==> flow/design.v <==
module midiReceive(
	clck,
	LED_out,
	rst_n,
	midi_data,
	bitcount,
	state_next,
	MIDIbit,
	displaytoggle_nxt
);
	input clck; 
	input rst_n; 
	input midi_data; 
	output reg [7:0] LED_out;  
	wire EdgeDetected;  
	wire [16:0]counterVal;  
	reg manual_reset; 
	reg [9:0] frame; 
	reg [1:0] state; 
	output reg [5:0]bitcount; 
	reg displaytoggle=1'b0; 
	output reg MIDIbit;  
	reg [7:0] LED_out_nxt; 
	output reg [1:0] state_next; 
	output reg displaytoggle_nxt=1'b0;
	reg [5:0]bitcount_nxt=6'b000000;
	reg [9:0]frame_next;
	reg manual_reset_next=1'b0;
	up_counter count(counterVal,clck,rst_n,manual_reset); 
	edge_detect fallingedge(midi_data,clck,EdgeDetected,rst_n);
	always@(posedge clck)begin 
		if (!rst_n) begin  
			state<=2'b00;
			bitcount<=6'b0;
			manual_reset<=1'b1;
			frame<=10'b000000000;
			displaytoggle=1'b0;
			LED_out<=8'b00000000;
		end
		else begin  
			state<=state_next;
			bitcount<=bitcount_nxt;
			manual_reset<=manual_reset_next;
			frame[9:1]<=frame_next[8:0];
			frame[0]<=MIDIbit;
			displaytoggle<=displaytoggle_nxt;
			LED_out<=displaytoggle_nxt? LED_out_nxt:8'b00000000; 
		end  
	end 
	always@(*) begin 
	case(state)
		2'b00: begin  
			if (EdgeDetected)begin  
				state_next=2'b01; 
				manual_reset_next=1'b1; 
				bitcount_nxt=6'b000000; 
				MIDIbit=frame[0]; 
				end
			else begin
				state_next=2'b00; 
				manual_reset_next=1'b1;  
				bitcount_nxt=6'b000000; 
				MIDIbit=frame[0]; 
				end
				end
		2'b01: begin  
			if (counterVal==800) begin  
				manual_reset_next=1'b1; 
				state_next=2'b10; 
				bitcount_nxt[5:0]=0; 
				MIDIbit=midi_data; 
			end
			else begin 
				manual_reset_next=1'b0;  
				state_next=2'b01; 
				bitcount_nxt[5:0]=0; 
				MIDIbit=frame[0]; 
			end
		end		
		2'b10: begin  
			if (bitcount==6'b11110)begin  
				state_next=2'b00;  
				manual_reset_next=1; 
				bitcount_nxt[5:0]=0; 
				MIDIbit=frame[0]; 
			end 
			else begin 
				manual_reset_next=1'b0; 
				state_next=2'b11; 
				bitcount_nxt=bitcount; 
				MIDIbit=frame[0]; 
			end
		end 		
		2'b11: begin 
			if (counterVal==1600)begin 
				manual_reset_next=1'b1; 
				state_next=2'b10; 
				bitcount_nxt=bitcount+1'b1;  
				MIDIbit=midi_data; 
			end
			else begin 
				state_next=2'b11; 
				manual_reset_next=1'b0; 
				bitcount_nxt=bitcount; 
				MIDIbit=frame[0]; 
			end 
		end 
		default: begin 
			state_next=2'b00;  
			manual_reset_next=1'b1; 
			MIDIbit=frame[0]; 
			bitcount_nxt=6'b0;  
		end
		endcase
	end
	always @(*) begin 
		if (counterVal==1600)begin  
			frame_next<=frame; 
		end 
		else begin 
			frame_next[0]<=frame[1];
			frame_next[1]<=frame[2];
			frame_next[2]<=frame[3];
			frame_next[3]<=frame[4];
			frame_next[4]<=frame[5];
			frame_next[5]<=frame[6];
			frame_next[6]<=frame[7];
			frame_next[7]<=frame[8];
			frame_next[8]<=frame[9];
			frame_next[9]<=frame[9];
		end 
	end
	always @(*) begin 
		if (frame[8:1]==8'h90)begin 
			displaytoggle_nxt=1; 
		end 
		else if (frame[8:1]==8'h80) begin  
			displaytoggle_nxt=0; 
		end 
		else begin
			displaytoggle_nxt=displaytoggle; 
		end
	end
	always @(*) begin 
		if (bitcount==19)begin 
			LED_out_nxt=frame[8:1]; 
		end 
		else begin
			LED_out_nxt=LED_out;  
		end
	end
endmodule
module up_counter    (
  counter_out     ,   
  clck     ,   
  reset_bttn,  
  manual_reset  
  );
   output reg [16:0] counter_out;
   reg [16:0] counter_nxt = 16'b0;
   input reset_bttn,clck,manual_reset;
	always @(*)begin 
		if (manual_reset)begin  
			counter_nxt=0; 
		end else begin 
			counter_nxt=counter_out+1'b1; 
		end 
	end
	always @(posedge clck) begin 
		if (!reset_bttn) begin
			counter_out <= 16'b0000000000000000 ; 
		end else begin
			counter_out <= counter_nxt;  
		end
	end  
endmodule
module edge_detect	( 
	input data, 
	input clk, 
	output reg Edge_detected, 
	input rst_n 
);
	reg r1=0; 
	reg r2=0;
	reg Edge=0;
	always @(*) begin 
		if (r1==0 && r2==1)begin 
			Edge = 1;  
		end
		else begin 
			Edge = 0; 
		end
	end
	always @(posedge clk) begin
		if (!rst_n)begin  
			r1 <= 0;
			r2 <= 0;
			Edge_detected<=0;
		end
		else begin  
			r1 <= data;
			r2 <= r1;
			Edge_detected<= Edge; 
		end
	end
endmodule
* Reports on midiReceive
The steps from the RTL of midiReceive to its reports follow in flow order.
Line numbers count from 1 in the design file above.
Operators carry their Yosys type and port widths (W data, S select, Z words).
Cell names lack the library's common part.
Not given: --
- Design top :: midiReceive
- Clock input :: clck
- Standard-cell library :: sky130hd
- Library corner :: tt_025C_1v80

* After elaboration
Source: Yosys, flattened and elaborated, memories not mapped. Widths are those after wreduce. Registers that Yosys merges into a memory's read port (data or address) are not register bits. Print and check cells do not count. Equal cells are merged and count once.
- Reduce/logical cells :: 7
- Bitwise operators :: 2
- Muxes and demuxes :: 18
- Add/sub/neg operators :: 2
- Eq/ne operators :: 11
** Operators with widths (count)
- $pmux W6 S3 :: 1
- $add A17 B1 Y17 const B :: 1
- $eq A17 B10 Y1 const B :: 1
- $eq A17 B11 Y1 const B :: 1
- $eq A8 B8 Y1 const B :: 2
- $eq A6 B5 Y1 const B :: 2
- $mux W6 :: 2
- $mux W1 :: 10
- $pmux W2 S4 :: 1
- $reduce_or A2 Y1 :: 3
- $add A6 B1 Y6 const B :: 1
- $eq A2 B2 Y1 const B :: 2
- $ne A2 B2 Y1 const B :: 2
- $reduce_and A2 Y1 :: 2
- $pmux W1 S4 :: 1
- $mux W2 :: 2
- $pmux W1 S3 :: 1
- $not A1 Y1 :: 2
- $eq A2 B1 Y1 const B :: 1
- $logic_not A2 Y1 :: 1
- $logic_and A1 B1 Y1 :: 1
- Flip-flop bits (word level) :: 47
- Output and inout bits :: 18
- Input bits :: 3
- Elaborated cells :: 51

* Depth
Depth = most cells in a row (Yosys ltp): at word level without a register or memory, in the mapped netlist without a sequential cell, where the memories' decode and read muxes count.
- Depth after elaboration :: 4
- ABC_AREA :: 0
- Mapped depth :: 8
- Mapped depth without buffers :: 6

* Mapped cells and area
Yosys stat after the flow's synthesis: flattened, memories mapped to cells. It holds for the ABC_AREA given above (unset counts as 0); a run with the other value may have another netlist.
** Cells by type
- dfxtp_1 :: count 47, area in all 940.902 um^2
- nor2_1 :: count 28, area in all 105.101 um^2
- a21oi_1 :: count 19, area in all 95.091 um^2
- mux2i_1 :: count 9, area in all 90.086 um^2
- nand3_1 :: count 18, area in all 90.086 um^2
- o21ai_0 :: count 16, area in all 80.077 um^2
- inv_1 :: count 15, area in all 56.304 um^2
- nand2_1 :: count 14, area in all 52.55 um^2
- xnor2_1 :: count 6, area in all 52.55 um^2
- ha_1 :: count 4, area in all 50.048 um^2
- nand4_1 :: count 6, area in all 37.536 um^2
- nor4_1 :: count 6, area in all 37.536 um^2
- xor2_1 :: count 4, area in all 35.034 um^2
- clkbuf_1 :: count 9, area in all 33.782 um^2
- or3_1 :: count 5, area in all 31.28 um^2
- and3_1 :: count 4, area in all 25.024 um^2
- nor3_1 :: count 5, area in all 25.024 um^2
- or4_4 :: count 2, area in all 22.522 um^2
Other cell types: 28; their cells: 41.
- Chip area (Yosys) :: 2195.9 um^2
- Buffer cells :: 12
- Sequential part of the area :: 940.9 um^2
- Cells in the netlist :: 258
- Flip-flops :: 47
By module: a second synthesis without flattening, with its own total; a netlist apart from the flattened one above.
- Cells (unflattened synthesis) :: 226
- Area (unflattened synthesis) :: 2115.8 um^2
Each row is one instance without its submodules.
** By module
- midiReceive :: area 1263.7 um^2, instances 1, sequential area 540.5 um^2, cells 132
- up_counter :: area 769.5 um^2, instances 1, sequential area 340.3 um^2, cells 88
- edge_detect :: area 82.6 um^2, instances 1, sequential area 60.1 um^2, cells 6

* Worst setup path after synthesis
Source: OpenSTA report_checks on the synthesized netlist (no wires, ideal clock, input and output delay 20% of the period each), path of least setup slack; recovery checks are left aside. Register names are those of the netlist, which keeps one name where synthesis merged equal registers.
- Kind :: reg2out
- Start point :: reg count.counter_out[0]
- End point :: out state_next[0]
- Setup slack :: 1.966 ns
- Driving pins on the path :: 7
- Output delay :: 0.922 ns
- Buffers on the path :: 0
- Path delay :: 1.722 ns
- Data arrival time :: 1.722 ns
- Launch time at the first pin :: 0.000 ns
- Clock period :: 4.61 ns
- Data required time :: 3.688 ns
- Period reached after synthesis :: 2.644 ns
"path delay" is the arrival time less input delay plus setup time.
A path that ends at an output port has no setup time.
"driving pins on the path" counts driving pins, that of a launching flip-flop among them; a cell with two outputs on the path counts twice.
"period reached after synthesis" = period - worst setup slack (recovery checks aside). The figure is calculated, with input and output delays left at 20% of the set period.
Between the ends stands the longest chain of elaborated cells between them, by number of cells; it is not shown to be the way that was timed. Of several equally long chains one is given.
A line is the first line of the expression or statement that the cell stems from. Yosys adds cells for indexed reads and writes and turns some case tables into memories.
- Cell sequence :: dfxtp_1 inv_1 ha_1 nor4b_1 a311oi_1 or3b_2 a211o_1
- Cells in the longest elaborated chain :: 3
- Elaborated cells between the ends (all ways) :: 5
- Those cells by class :: eq/ne (2); mux (3)
** Ends and longest elaborated chain, after synthesis
- start: declaration :: line 159 : output reg [16:0] counter_out;
- start: assignment :: line 171 : counter_out <= 16'b0000000000000000 ;
- start: assignment :: line 173 : counter_out <= counter_nxt;
- $eq A17 B11 Y1 :: line 95 : if (counterVal==1600)begin
- $mux W1 :: line 95
- $pmux W2 S4 :: line 51 : case(state)
- end: declaration :: line 24 : output reg [1:0] state_next;

* Timing after layout
From the final timing report of flow run B: the path of least setup slack in the routed layout; clock arrival at registers is part of the times.
- Kind :: reg2out
- Start point :: reg count.counter_out[0]
- End point :: out state_next[0]
- Data arrival time :: 1.99 ns
- Output delay :: 0.33 ns
- Data required time :: 1.32 ns
- Clock period :: 1.65 ns
- Launch time at the first pin :: 0.31 ns
- Setup slack :: -0.67 ns
- Driving pins on the path :: 8
- Buffers on the path :: 1
Between the ends stands the longest chain of elaborated cells between them, by number of cells; it is not shown to be the way that was timed. Of several equally long chains one is given.
- Cell sequence :: dfxtp_2 inv_2 ha_4 nor4b_4 a311oi_1 or3b_4 a211o_1 buf_2
- Cells in the longest elaborated chain :: 3
- Elaborated cells between the ends (all ways) :: 5
- Those cells by class :: eq/ne (2); mux (3)
** Ends and longest elaborated chain, after layout
- start: declaration :: line 159 : output reg [16:0] counter_out;
- start: assignment :: line 171 : counter_out <= 16'b0000000000000000 ;
- start: assignment :: line 173 : counter_out <= counter_nxt;
- $eq A17 B11 Y1 :: line 95 : if (counterVal==1600)begin
- $mux W1 :: line 95
- $pmux W2 S4 :: line 51 : case(state)
- end: declaration :: line 24 : output reg [1:0] state_next;

FLOW RESULTS
============

Measured data: module midiReceive, platform sky130hd, 2 stored runs of the flow under differing settings, order arbitrary. Input and output delays are each 20% of the period that was set; the output load is 0.01 pF.
"achieved period" means the clock period less the worst setup slack. The figure is calculated, with input and output delays left at 20% of the set period.
"worst setup path time": the worst setup path's part of the clock period (all of it between registers, 20% less for each end at a port) less its slack. A launch clock that arrives late makes it longer, a capture clock that arrives late makes it shorter.
"total design power" rests on the timing tool's default activity at the inputs, not on a simulated workload.

* Flow run A
** Files
==> flow/run.sh <==
#!/bin/bash
# the make line also repeats the synthesis and layout settings of config.mk as NAME=value (left out here)
make -C /OpenROAD-flow-scripts/flow DESIGN_CONFIG=/design/flow/config.mk WORK_HOME=/design/flow/orfs CLKGATE_MAP_FILE= finish
==> flow/config.mk <==
export PLATFORM = sky130hd
export DESIGN_NAME = midiReceive
export DESIGN_NICKNAME = midiReceive
export VERILOG_FILES = /design/flow/design.v
export SDC_FILE = /design/flow/constraint.sdc
export NUM_CORES = 4
export LEC_CHECK = 0
export CAP_MARGIN = 20
export CORE_MARGIN = 2
export CORE_UTILIZATION = 57
export GPL_TIMING_DRIVEN = 1
export SETUP_SLACK_MARGIN = 0.12
export SLEW_MARGIN = 20
==> flow/constraint.sdc <==
create_clock -name core_clock -period 1.52 [get_ports {clck}]
set_input_delay 0.3040 -clock core_clock [delete_from_list [all_inputs] [get_ports {clck}]]
set_output_delay 0.3040 -clock core_clock [all_outputs]
set_load 0.01 [all_outputs]
** Results
Unfinished; error GRT-0232 in routing.

* Flow run B
** Files
==> flow/run.sh <==
#!/bin/bash
# the make line also repeats the synthesis and layout settings of config.mk as NAME=value (left out here)
make -C /OpenROAD-flow-scripts/flow DESIGN_CONFIG=/design/flow/config.mk WORK_HOME=/design/flow/orfs CLKGATE_MAP_FILE= finish
==> flow/config.mk <==
export PLATFORM = sky130hd
export DESIGN_NAME = midiReceive
export DESIGN_NICKNAME = midiReceive
export VERILOG_FILES = /design/flow/design.v
export SDC_FILE = /design/flow/constraint.sdc
export NUM_CORES = 4
export LEC_CHECK = 0
export CAP_MARGIN = 5
export CELL_PAD_IN_SITES_GLOBAL_PLACEMENT = 3
export CORE_ASPECT_RATIO = 0.64
export CORE_MARGIN = 3
export CORE_UTILIZATION = 32
export CTS_CLUSTER_DIAMETER = 299
export GPL_ROUTABILITY_DRIVEN = 1
export MAX_ROUTING_LAYER = met4
export MIN_ROUTING_LAYER = met1
export PLACE_DENSITY_LB_ADDON = 0.29
export SETUP_SLACK_MARGIN = 0.17
export SLEW_MARGIN = 20
==> flow/constraint.sdc <==
create_clock -name core_clock -period 1.65 [get_ports {clck}]
set_input_delay 0.3300 -clock core_clock [delete_from_list [all_inputs] [get_ports {clck}]]
set_output_delay 0.3300 -clock core_clock [all_outputs]
set_load 0.01 [all_outputs]
** Results
- Total design power :: 1.913 mW
- Total negative slack on setup checks :: -5.597 ns
- Yosys chip area after synthesis :: 2,195.9 um^2
- Worst hold slack :: 0.417 ns
- Standard-cell area of the final layout :: 3,754.8 um^2
- Worst setup slack after layout :: -0.671 ns
- Overall die area :: 7,916.8 um^2
- Worst setup path time :: 1.99 ns
- Critical path type :: reg2out
- Final design utilization :: 58.2 %
- Achieved period :: 2.321 ns
