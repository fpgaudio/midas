==> flow/design.v <==
module midi_custom(
    input logic clk,
    input logic serial,
	  input logic rst_n,
    output logic [23:0] out_bytes,
    output logic [3:0] state);
    logic [15:0] count;
    logic [7:0] index;
    logic [1:0] byte_count;
    always @(posedge clk) begin
		if (!rst_n) begin
			state <= 4'b0;
			count <= 15'b0;
			index <= 8'b0;
			out_bytes <= 24'b0;
			byte_count <= 2'b0;
		end
	    if(state == 0 && serial == 0) begin
			state <= 1;
			count <= 0;
		end
        if(state > 0) count <= count + 1;
        if(state == 1 && count > 800) begin
            state <= 2;
            count <= 0;
        end
        if(index >= 8) begin
            index <= 0;
            state <= 3;
            count <= 0;
            byte_count <= byte_count + 1;
        end
        if(state == 2 && count > 1600 )begin
            out_bytes[index + 8*byte_count] <= serial;
            index <= index + 1;
            count <= 0;
        end
        if(byte_count >= 3) begin
            byte_count <= 0;
            state <= 3;
            count <= 0;
        end
        if(state == 3 && count > 800) begin
            state <= 0;
            count <= 0;
        end
    end
endmodule
From RTL to reports: midi_custom
The steps from the RTL of midi_custom to its reports follow in flow order.
Line numbers count from 1 in the design file above.
Library cell names are shortened.
{"block": "inputs", "top": "midi_custom", "clock": "clk", "lib": "sky130hd", "lib_corner": "tt_025C_1v80"}

After elaboration
Counts by Yosys on the flattened word-level netlist (proc, flatten, opt, wreduce; memories kept). Register bits leave out memories and registers merged into their read ports (data or address). Print and check cells are left out.
{"block": "bits", "regBits": 52, "inputBits": 3, "output_inout_bits": 28, "elab_cells": 49}
{"block": "classes", "add_sub_neg": 5, "cmp": 5, "eq_ne": 7, "shift": 2, "n_mux": 15, "logic": 4, "reduce_and_logical": 6}
{"block": "ops", "cell": "two-way mux 24 bit", "n": 2}
{"block": "ops", "cell": "two-way mux 16 bit", "n": 3}
{"block": "ops", "cell": "variable shift 1 x 33 -> 24 bit", "n": 1}
{"block": "ops", "cell": "variable shift 1 x 33 -> 24 bit (first input constant)", "n": 1}
{"block": "ops", "cell": "negator 9 -> 33 bit", "n": 1}
{"block": "ops", "cell": "bitwise AND 24 bit", "n": 1}
{"block": "ops", "cell": "bitwise OR 24 bit", "n": 1}
{"block": "ops", "cell": "inverter 24 bit", "n": 1}
{"block": "ops", "cell": "two-way mux 8 bit", "n": 3}
{"block": "ops", "cell": "adder 16 x 1 -> 16 bit (second input constant)", "n": 1}
{"block": "ops", "cell": "greater-than comparator 16 x 10 -> 1 bit (second input constant)", "n": 1}
{"block": "ops", "cell": "greater-than comparator 16 x 11 -> 1 bit (second input constant)", "n": 1}
{"block": "ops", "cell": "two-way mux 2 bit", "n": 7}
{"block": "ops", "cell": "adder 8 x 5 -> 9 bit", "n": 1}
{"block": "ops", "cell": "adder 8 x 1 -> 8 bit (second input constant)", "n": 1}
{"block": "ops", "cell": ">= comparator 8 x 4 -> 1 bit (second input constant)", "n": 1}
{"block": "ops", "cell": "!= test 3 x 1 -> 1 bit (second input constant)", "n": 2}
{"block": "ops", "cell": "!= test 5 x 1 -> 1 bit (second input constant)", "n": 1}
{"block": "ops", "cell": "OR reduction 5 bit", "n": 1}
{"block": "ops", "cell": "logical AND 1 bit", "n": 4}
{"block": "ops", "cell": "== test 2 bit (second input constant)", "n": 2}
{"block": "ops", "cell": "logical NOT 4 bit", "n": 1}
{"block": "ops", "cell": "adder 2 x 1 -> 2 bit (second input constant)", "n": 1}
{"block": "ops", "cell": "greater-than comparator 2 x 1 -> 1 bit (second input constant)", "n": 1}
{"block": "ops", "cell": "== test 2 x 1 -> 1 bit (second input constant)", "n": 1}
{"block": "ops", "cell": "!= test 2 x 1 -> 1 bit (second input constant)", "n": 1}
{"block": "ops", "cell": ">= comparator 2 bit (second input constant)", "n": 1}
{"block": "ops", "cell": "inverter 1 bit", "n": 1}

Longest topological paths
Depth = most cells in a row (Yosys ltp): at word level without a register or memory, in the mapped netlist without a sequential cell, where the memories' decode and read muxes count.
{"block": "logic_depth", "word_depth": 7, "ABC_AREA": 0, "mapped_depth": 18, "mapped_depth_nobuf": 16}

After synthesis
Yosys stat after the flow's synthesis: flattened, memories mapped to cells. It holds for the ABC_AREA given above (unset counts as 0); a run with the other value may have another netlist.
The area totals of this step are shown rounded.
{"block": "synth_totals", "cells": 387, "area_um2": 3240, "sequential_area_um2": 1120, "ff_cells": 52}
{"block": "by_type", "type": "dfxtp_1", "n": 44, "type_area_um2": 880.845}
{"block": "by_type", "type": "edfxtp_1", "n": 8, "type_area_um2": 240.23}
{"block": "by_type", "type": "mux2i_1", "n": 24, "type_area_um2": 240.23}
{"block": "by_type", "type": "ha_1", "n": 19, "type_area_um2": 237.728}
{"block": "by_type", "type": "nand2_1", "n": 51, "type_area_um2": 191.434}
{"block": "by_type", "type": "nand3_1", "n": 28, "type_area_um2": 140.134}
{"block": "by_type", "type": "nor2_1", "n": 37, "type_area_um2": 138.883}
{"block": "by_type", "type": "nand3_2", "n": 10, "type_area_um2": 100.096}
{"block": "by_type", "type": "nor4_1", "n": 14, "type_area_um2": 87.584}
{"block": "by_type", "type": "inv_1", "n": 21, "type_area_um2": 78.826}
{"block": "by_type", "type": "xnor2_1", "n": 8, "type_area_um2": 70.067}
{"block": "by_type", "type": "a21oi_1", "n": 11, "type_area_um2": 55.053}
{"block": "by_type", "type": "nand4_1", "n": 8, "type_area_um2": 50.048}
{"block": "by_type", "type": "nor3_1", "n": 10, "type_area_um2": 50.048}
{"block": "by_type", "type": "clkbuf_1", "n": 13, "type_area_um2": 48.797}
{"block": "by_type", "type": "a211oi_1", "n": 6, "type_area_um2": 45.043}
{"block": "by_type", "type": "o21ai_0", "n": 7, "type_area_um2": 35.034}
{"block": "by_type", "type": "mux2_2", "n": 3, "type_area_um2": 33.782}
Other cell types: 34; their cells: 65.

Timing after synthesis
OpenSTA on the mapped netlist: ideal clock, no wires. The path of least setup slack (recovery checks aside). Input and output delay are each 20% of the period. Register names are those of the netlist, which keeps one name where synthesis merged equal registers.
{"block": "synth_timing", "path_type": "flip-flop to flip-flop", "start": "reg index[3]", "end": "reg out_bytes[11]", "clock_period_ps": 4150, "setup_time_ps": 72, "t_arrival_ps": 3054, "required_ps": 4078, "path_slack_ps": 1024, "path_delay_ps": 3126, "path_stages": 17, "period_less_setup_slack_ps": 3126}
"path_delay_ps" = arrival - input delay + setup time.
"path_stages": output pins that drive a net of the path, with the launching flip-flop's if there is one; two outputs of one cell count as two.
"period_less_setup_slack_ps" = period - worst setup slack (recovery checks aside). The figure is calculated, with input and output delays left at 20% of the set period.
The rows between start and end are the longest chain of elaborated cells between them; the timing report does not say that the signal goes this way. Where chains are equally long, one stands for them.
A line is the first line of the expression or statement that the cell stems from. Yosys adds cells for indexed reads and writes and turns some case tables into memories.
A register here has more assigning lines than the two given.
Lines with a computed index may be missing from the assigning lines.
{"block": "synth_between", "cell_sequence": "edfxtp_1 > inv_1 > ha_1 > inv_1 > ha_1 > a211oi_1 > nor2b_1 > o21ai_0 > nand2b_1 > a21oi_1 > o21bai_1 > ha_1 > inv_1 > a311oi_2 > nand2_1 > nor4_1 > mux2i_1", "elab_chain_len": 7, "cone_cells": 8, "classes_between": "add/sub (2); shift (2); mux (1); logic (3)"}
{"block": "synth_rtl", "element": "start: declaration", "line_no": 8, "text": "logic [7:0] index;"}
{"block": "synth_rtl", "element": "start: assignment", "line_no": 14, "text": "index <= 8'b0;"}
{"block": "synth_rtl", "element": "start: assignment", "line_no": 35, "text": "index <= index + 1;"}
{"block": "synth_rtl", "element": "adder 8 x 5 -> 9 bit", "line_no": 34, "text": "out_bytes[index + 8*byte_count] <= serial;"}
{"block": "synth_rtl", "element": "negator 9 -> 33 bit", "line_no": 34}
{"block": "synth_rtl", "element": "variable shift 1 x 33 -> 24 bit", "line_no": 34}
{"block": "synth_rtl", "element": "inverter 24 bit", "line_no": 34}
{"block": "synth_rtl", "element": "bitwise AND 24 bit", "line_no": 34}
{"block": "synth_rtl", "element": "bitwise OR 24 bit", "line_no": 34}
{"block": "synth_rtl", "element": "two-way mux 24 bit", "line_no": 33, "text": "if(state == 2 && count > 1600 )begin"}
{"block": "synth_rtl", "element": "end: assignment", "line_no": 15, "text": "out_bytes <= 24'b0;"}
{"block": "synth_rtl", "element": "end: declaration", "line_no": 5, "text": "output logic [23:0] out_bytes,"}

Worst path after layout
Path of least setup slack in the final report of flow run A (OpenROAD, finished layout, wires in). Where an end is a register, its clock arrival counts in the times.
The report prints the path's times to 10 ps; the period is as set.
{"block": "layout_timing", "path_type": "flip-flop to flip-flop", "start": "reg index[3]", "end": "reg out_bytes[7]", "clock_period_ps": 1920, "setup_time_ps": 70, "t_arrival_ps": 3210, "required_ps": 2150, "path_slack_ps": -1070, "path_stages": 18}
The rows between start and end are the longest chain of elaborated cells between them; the timing report does not say that the signal goes this way. Where chains are equally long, one stands for them.
A register here has more assigning lines than the two given.
Lines with a computed index may be missing from the assigning lines.
{"block": "layout_between", "cell_sequence": "edfxtp_1 > inv_2 > ha_4 > inv_2 > ha_4 > a211oi_4 > nor2b_1 > o21ai_1 > nand2b_1 > a21oi_1 > o21bai_1 > ha_1 > inv_2 > a311oi_4 > nand2_2 > buf_6 > nor4_4 > mux2i_1", "elab_chain_len": 7, "cone_cells": 8, "classes_between": "add/sub (2); shift (2); mux (1); logic (3)"}
{"block": "layout_rtl", "element": "start: declaration", "line_no": 8, "text": "logic [7:0] index;"}
{"block": "layout_rtl", "element": "start: assignment", "line_no": 14, "text": "index <= 8'b0;"}
{"block": "layout_rtl", "element": "start: assignment", "line_no": 35, "text": "index <= index + 1;"}
{"block": "layout_rtl", "element": "adder 8 x 5 -> 9 bit", "line_no": 34, "text": "out_bytes[index + 8*byte_count] <= serial;"}
{"block": "layout_rtl", "element": "negator 9 -> 33 bit", "line_no": 34}
{"block": "layout_rtl", "element": "variable shift 1 x 33 -> 24 bit", "line_no": 34}
{"block": "layout_rtl", "element": "inverter 24 bit", "line_no": 34}
{"block": "layout_rtl", "element": "bitwise AND 24 bit", "line_no": 34}
{"block": "layout_rtl", "element": "bitwise OR 24 bit", "line_no": 34}
{"block": "layout_rtl", "element": "two-way mux 24 bit", "line_no": 33, "text": "if(state == 2 && count > 1600 )begin"}
{"block": "layout_rtl", "element": "end: assignment", "line_no": 15, "text": "out_bytes <= 24'b0;"}
{"block": "layout_rtl", "element": "end: declaration", "line_no": 5, "text": "output logic [23:0] out_bytes,"}

Ticket comment

Flow measurements of midi_custom on sky130hd: 2 stored runs with different settings, listed in no order. Input and output delays are each 20% of the period that was set; the output load is 0.01 pF.
"achieved_period_ps" = clock period - worst setup slack. The figure is calculated, with input and output delays left at 20% of the set period.
"worst_path_ps": the worst setup path's part of the clock period (all of it between registers, 20% less for each end at a port) less its slack. A launch clock that arrives late makes it longer, a capture clock that arrives late makes it shorter.
"power_mw" is the tool's figure for a default switching activity; nothing was simulated.
"worst_path_ps" is given in steps of 10 ps.
Results are given in rounded form.

Flow run A
==> flow/run.sh <==
#!/bin/bash
# the make line also repeats the synthesis and layout settings of config.mk as NAME=value (left out here)
make -C /OpenROAD-flow-scripts/flow DESIGN_CONFIG=/design/flow/config.mk WORK_HOME=/design/flow/orfs CLKGATE_MAP_FILE= finish
==> flow/config.mk <==
export PLATFORM = sky130hd
export DESIGN_NAME = midi_custom
export DESIGN_NICKNAME = midi_custom
export VERILOG_FILES = /design/flow/design.v
export SDC_FILE = /design/flow/constraint.sdc
export NUM_CORES = 4
export LEC_CHECK = 0
export CAP_MARGIN = 20
export CELL_PAD_IN_SITES_GLOBAL_PLACEMENT = 2
export CORE_ASPECT_RATIO = 1.63
export CORE_MARGIN = 2
export CORE_UTILIZATION = 22
export GPL_ROUTABILITY_DRIVEN = 1
export GPL_TIMING_DRIVEN = 1
export MIN_ROUTING_LAYER = met2
export PLACE_DENSITY_LB_ADDON = 0.13
export SLEW_MARGIN = 20
==> flow/constraint.sdc <==
create_clock -name core_clock -period 1.92 [get_ports {clk}]
set_input_delay 0.3840 -clock core_clock [delete_from_list [all_inputs] [get_ports {clk}]]
set_output_delay 0.3840 -clock core_clock [all_outputs]
set_load 0.01 [all_outputs]

==> results of flow run A, as JSON <==
{
  "achieved_period_ps": 2988,
  "worst_path_ps": 2990,
  "path_kind": "flip-flop to flip-flop",
  "util_frac": 0.357,
  "setup_tns_ps": -27400,
  "synth_area_um2": 3240,
  "power_mw": 10.4,
  "setup_ws_ps": -1070,
  "die_footprint_um2": 15800
}

Flow run B
==> flow/run.sh <==
#!/bin/bash
# the make line also repeats the synthesis and layout settings of config.mk as NAME=value (left out here)
make -C /OpenROAD-flow-scripts/flow DESIGN_CONFIG=/design/flow/config.mk WORK_HOME=/design/flow/orfs CLKGATE_MAP_FILE= finish
==> flow/config.mk <==
export PLATFORM = sky130hd
export DESIGN_NAME = midi_custom
export DESIGN_NICKNAME = midi_custom
export VERILOG_FILES = /design/flow/design.v
export SDC_FILE = /design/flow/constraint.sdc
export NUM_CORES = 4
export LEC_CHECK = 0
export CAP_MARGIN = 20
export CELL_PAD_IN_SITES_DETAIL_PLACEMENT = 2
export CELL_PAD_IN_SITES_GLOBAL_PLACEMENT = 1
export CORE_MARGIN = 4
export CORE_UTILIZATION = 66
export GPL_TIMING_DRIVEN = 1
export PLACE_DENSITY_LB_ADDON = 0.21
export SETUP_SLACK_MARGIN = 0.32
export SLEW_MARGIN = 20
export TNS_END_PERCENT = 5
==> flow/constraint.sdc <==
create_clock -name core_clock -period 3.57 [get_ports {clk}]
set_input_delay 0.7140 -clock core_clock [delete_from_list [all_inputs] [get_ports {clk}]]
set_output_delay 0.7140 -clock core_clock [all_outputs]
set_load 0.01 [all_outputs]

==> results of flow run B, as JSON <==
{
  "outcome": "unfinished; error FLW-0024 in placement"
}
